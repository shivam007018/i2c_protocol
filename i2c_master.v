==> flow/design.v <==
`timescale 1ns / 1ps
module master (
    input wire i2c_clk,
    input wire reset,
    inout wire sda_line,
    output reg scl,
    output wire [2:0] state_out
);
    parameter SLAVE_ADDR = 7'b1101001;
    parameter DATA_BYTE  = 8'b10101010;
    reg [7:0] transmit_byte;   
    reg [3:0] bit_count;
    reg [2:0] state;
    assign state_out = state;
    reg sda_drive;
    reg sda_out;
    assign sda_line = sda_drive ? sda_out : 1'bz;
    parameter IDLE      = 3'b000,
              START     = 3'b001,
              SEND_ADDR = 3'b010,
              WAIT_ACK1 = 3'b011,
              SEND_DATA = 3'b100,
              WAIT_ACK2 = 3'b101,
              STOP      = 3'b110;
    reg [2:0] phase;
    reg [3:0] delay_count;
    always @(posedge i2c_clk) begin
        if (reset) begin
            state <= IDLE;
            scl <= 1;
            sda_out <= 1;
            sda_drive <= 1;
            transmit_byte <= 0;
            bit_count <= 0;
            phase <= 0;
            delay_count <= 0;
        end else begin
            case (state)
                IDLE: begin
                    scl <= 1;
                    sda_out <= 1;
                    sda_drive <= 1;
                    phase <= 0;
                    delay_count <= 0;
                    if (delay_count < 4) begin
                        delay_count <= delay_count + 1;
                    end else begin
                        state <= START;
                    end
                end
                START: begin
                    case (phase)
                        0: begin
                            scl <= 1;
                            sda_out <= 0;  
                            sda_drive <= 1;
                            phase <= 1;
                        end
                        1: begin
                            scl <= 0;  
                            transmit_byte <= {SLAVE_ADDR, 1'b0};  
                            bit_count <= 7;
                            phase <= 0;
                            state <= SEND_ADDR;
                        end
                    endcase
                end
                SEND_ADDR: begin
                    case (phase)
                        0: begin
                            sda_out <= transmit_byte[bit_count];
                            sda_drive <= 1;
                            phase <= 1;
                        end
                        1: begin
                            scl <= 1;
                            phase <= 2;
                        end
                        2: begin
                            scl <= 0;
                            if (bit_count == 0) begin
                                phase <= 0;
                                state <= WAIT_ACK1;
                            end else begin
                                bit_count <= bit_count - 1;
                                phase <= 0;
                            end
                        end
                    endcase
                end
                WAIT_ACK1: begin
                    case (phase)
                        0: begin
                            sda_drive <= 0;  
                            phase <= 1;
                        end
                        1: begin
                            scl <= 1;
                            phase <= 2;
                        end
                        2: begin
                            scl <= 0;
                            transmit_byte <= DATA_BYTE;
                            bit_count <= 7;
                            sda_drive <= 1;
                            phase <= 0;
                            state <= SEND_DATA;
                        end
                    endcase
                end
                SEND_DATA: begin
                    case (phase)
                        0: begin
                            sda_out <= transmit_byte[bit_count];
                            sda_drive <= 1;
                            phase <= 1;
                        end
                        1: begin
                            scl <= 1;
                            phase <= 2;
                        end
                        2: begin
                            scl <= 0;
                            if (bit_count == 0) begin
                                phase <= 0;
                                state <= WAIT_ACK2;
                            end else begin
                                bit_count <= bit_count - 1;
                                phase <= 0;
                            end
                        end
                    endcase
                end
                WAIT_ACK2: begin
                    case (phase)
                        0: begin
                            sda_drive <= 0;  
                            phase <= 1;
                        end
                        1: begin
                            scl <= 1;
                            phase <= 2;
                        end
                        2: begin
                            scl <= 0;
                            sda_drive <= 1;
                            phase <= 0;
                            state <= STOP;
                        end
                    endcase
                end
                STOP: begin
                    case (phase)
                        0: begin
                            sda_out <= 0;
                            sda_drive <= 1;
                            phase <= 1;
                        end
                        1: begin
                            scl <= 1;
                            phase <= 2;
                        end
                        2: begin
                            sda_out <= 1;  
                            phase <= 3;
                        end
                        3: begin
                            state <= IDLE;
                            phase <= 0;
                        end
                    endcase
                end
            endcase
        end
    end
endmodule
# --- From RTL to reports: master ---
# The steps from the RTL of master to its reports follow in flow order.
# Line numbers count from 1 in the design file above.
# Operators: Yosys type, input widths -> output width; for muxes data width and select width s.
# Library cell names are shortened.
design:
  top: "master"
  clock_port: "i2c_clk"
  cell_library: "sky130hd"
  corner: "tt_025C_1v80"

# --- Elaborated design ---
# Yosys after proc, flatten, opt, wreduce and memory -nomap, before mapping. Memory bits, and registers merged into a memory's read port (data or address), are not among the register bits. Print and check cells are not counted. Equal cells are merged and count once.
bits:
  regBits: 25
  inputBits: 2
  output_inout_bits: 5
  elab_cells: 94
op_classes:
  add_sub_neg: 2
  n_cmp: 1
  n_eq: 30
  shift: 1
  mux: 34
  n_reduce_logical: 18
op_table:
  columns: ["operator", "n"]
  rows:
  - ["$mux 3", 9]
  - ["$pmux 3 s4", 2]
  - ["$pmux 3 s7", 1]
  - ["$mux 4", 5]
  - ["$ne 2x2->1 const B", 8]
  - ["$pmux 8 s2", 1]
  - ["$mux 8", 2]
  - ["$ne 2x1->1 const B", 7]
  - ["$eq 3x2->1 const B", 4]
  - ["$reduce_and 4->1", 3]
  - ["$pmux 4 s3", 1]
  - ["$reduce_and 10->1", 1]
  - ["$ne 3x1->1 const B", 3]
  - ["$eq 3x3->1 const B", 3]
  - ["$pmux 3 s3", 1]
  - ["$reduce_or 4->1", 2]
  - ["$shiftx 8x4->1", 1]
  - ["$pmux 1 s4", 2]
  - ["$reduce_bool 7->1", 1]
  - ["$eq 3x1->1 const B", 2]
  - ["$logic_not 3->1", 2]
  - ["$reduce_and 3->1", 2]
  - ["$pmux 3 s2", 1]
  - ["$pmux 1 s2", 3]
  - ["$ne 5x2->1 const B", 1]
  - ["$reduce_and 5->1", 1]
  - ["$reduce_bool 5->1", 1]
  - ["$mux 1", 5]
# Not listed: further kinds 10, cells in them 11.

# --- Logic depth ---
# Longest topological path by Yosys (ltp), each cell counted once; first at word level (registers and memories cut), then after technology mapping (sequential cells cut; the memories' decode and read muxes count).
depth:
  depth_word: 4
  ABC_AREA: 0
  ltp_mapped: 6
  depth_no_buf: 6

# --- Mapped cells and area ---
# Source: synth_stat.txt of the flow (Yosys; design flattened, memories mapped). It holds for the ABC_AREA given above (unset counts as 0); a run with the other value may have another netlist.
by_type:
  columns: ["cell", "n"]
  rows:
  - ["dfxtp_1", 20]
  - ["a21oi_1", 9]
  - ["nor2_1", 11]
  - ["nand2_1", 10]
  - ["nor3_1", 6]
  - ["o211ai_1", 4]
  - ["o21ai_0", 6]
  - ["xor2_1", 3]
  - ["ha_1", 2]
  - ["mux2_2", 2]
  - ["mux2i_1", 2]
  - ["inv_1", 5]
  - ["a211o_1", 2]
  - ["a221oi_1", 2]
  - ["a311oi_1", 2]
  - ["o2111ai_1", 2]
  - ["or3b_1", 2]
  - ["a22oi_1", 2]
# Not listed: further types 33, cells in them 39.
synth_totals:
  cell_count: 131
  area_um2: 1124.8
  seqArea_um2: 400.4
  flip_flops: 20
  buffers: 8

# --- Worst setup path after synthesis ---
# Source: OpenSTA report_checks on the synthesized netlist (no wires, ideal clock, input and output delay 20% of the period each), path of least setup slack; recovery checks are left aside. Register names are those of the netlist, which keeps one name where synthesis merged equal registers.
synth_timing:
  path_kind: "register -> register"
  from: "reg bit_count[0]"
  to: "reg state[0]"
  clock_period_ns: 1.47
  setup_time_ns: 0.072
  arrival_ns: 1.420
  required_time_ns: 1.398
  slack_ns: -0.022
  delay_ns: 1.492
  stages: 7
  path_buffers: 0
  period_less_setup_slack_ns: 1.492
# "delay_ns" = arrival - input delay + setup time.
# "stages": output pins that drive a net of the path, with the launching flip-flop's if there is one; two outputs of one cell count as two.
# "period_less_setup_slack_ns" = period - worst setup slack (recovery checks aside). The figure is calculated, with input and output delays left at 20% of the set period.
# The rows between start and end are the longest chain of elaborated cells between them; the timing report does not say that the signal goes this way. Where chains are equally long, one stands for them.
# Each line given opens the expression or statement behind the cell; cells for indexed reads and writes are added by Yosys, which also makes memories of some case tables.
# A register here has more assigning lines than the two given.
synth_via:
  cell_sequence: "dfxtp_1 > inv_1 > ha_1 > or3b_1 > o211ai_1 > and4bb_1 > mux2i_1"
  elab_chain_len: 4
  cells_between: 9
  classes_between: "eq/ne: 2; mux: 5; reduce/logical: 2"
synth_rtl:
  columns: ["item", "line_no", "text"]
  rows:
  - ["start, declared", 12, "reg [3:0] bit_count;"]
  - ["start, assigned", 85, "bit_count <= bit_count - 1;"]
  - ["start, assigned", 128, "bit_count <= bit_count - 1;"]
  - ["$logic_not 4->1", 124, "if (bit_count == 0) begin"]
  - ["$mux 3", 124, null]
  - ["$mux 3", 112, "case (phase)"]
  - ["$pmux 3 s7", 38, "case (state)"]
  - ["end, assigned", 29, "state <= IDLE;"]
  - ["end, assigned", 48, "state <= START;"]
  - ["end, declared", 13, "reg [2:0] state;"]

Data sheet: physical implementation of master

Design master on sky130hd. What follows are 2 stored runs of the flow, each under its own settings; their order means nothing. The constraints put input and output delay at 20% of the set period each and load the outputs with 0.01 pF.

--- run A ---
==> flow/run.sh <==
#!/bin/bash
# the make line also repeats the synthesis and layout settings of config.mk as NAME=value (left out here)
make -C /OpenROAD-flow-scripts/flow DESIGN_CONFIG=/design/flow/config.mk WORK_HOME=/design/flow/orfs CLKGATE_MAP_FILE= finish
==> flow/config.mk <==
export PLATFORM = sky130hd
export DESIGN_NAME = master
export DESIGN_NICKNAME = master
export VERILOG_FILES = /design/flow/design.v
export SDC_FILE = /design/flow/constraint.sdc
export NUM_CORES = 4
export LEC_CHECK = 0
export CAP_MARGIN = 20
export CORE_ASPECT_RATIO = 0.5
export CORE_MARGIN = 2
export CORE_UTILIZATION = 63
export CTS_CLUSTER_DIAMETER = 276
export CTS_CLUSTER_SIZE = 90
export GPL_ROUTABILITY_DRIVEN = 0
export MAX_ROUTING_LAYER = met5
export MIN_ROUTING_LAYER = met1
export PLACE_DENSITY = 0.73
export SLEW_MARGIN = 40
==> flow/constraint.sdc <==
create_clock -name core_clock -period 2.52 [get_ports {i2c_clk}]
set_input_delay 0.5040 -clock core_clock [delete_from_list [all_inputs] [get_ports {i2c_clk}]]
set_output_delay 0.5040 -clock core_clock [all_outputs]
set_load 0.01 [all_outputs]

==> results, as YAML <==
outcome: "stopped before the end: floorplanning reported PDN-0185"

--- run B ---
==> flow/run.sh <==
#!/bin/bash
# the make line also repeats the synthesis and layout settings of config.mk as NAME=value (left out here)
make -C /OpenROAD-flow-scripts/flow DESIGN_CONFIG=/design/flow/config.mk WORK_HOME=/design/flow/orfs CLKGATE_MAP_FILE= finish
==> flow/config.mk <==
export PLATFORM = sky130hd
export DESIGN_NAME = master
export DESIGN_NICKNAME = master
export VERILOG_FILES = /design/flow/design.v
export SDC_FILE = /design/flow/constraint.sdc
export NUM_CORES = 4
export LEC_CHECK = 0
export CAP_MARGIN = 0
export CELL_PAD_IN_SITES_GLOBAL_PLACEMENT = 2
export CORE_MARGIN = 4
export CORE_UTILIZATION = 56
export CTS_CLUSTER_SIZE = 71
export HOLD_SLACK_MARGIN = -0.04
export MIN_ROUTING_LAYER = met2
export PLACE_DENSITY_LB_ADDON = 0.08
export SLEW_MARGIN = 20
export TNS_END_PERCENT = 70
==> flow/constraint.sdc <==
create_clock -name core_clock -period 1.41 [get_ports {i2c_clk}]
set_input_delay 0.2820 -clock core_clock [delete_from_list [all_inputs] [get_ports {i2c_clk}]]
set_output_delay 0.2820 -clock core_clock [all_outputs]
set_load 0.01 [all_outputs]

==> results, as YAML <==
outcome: "stopped before the end: placement reported FLW-0024"
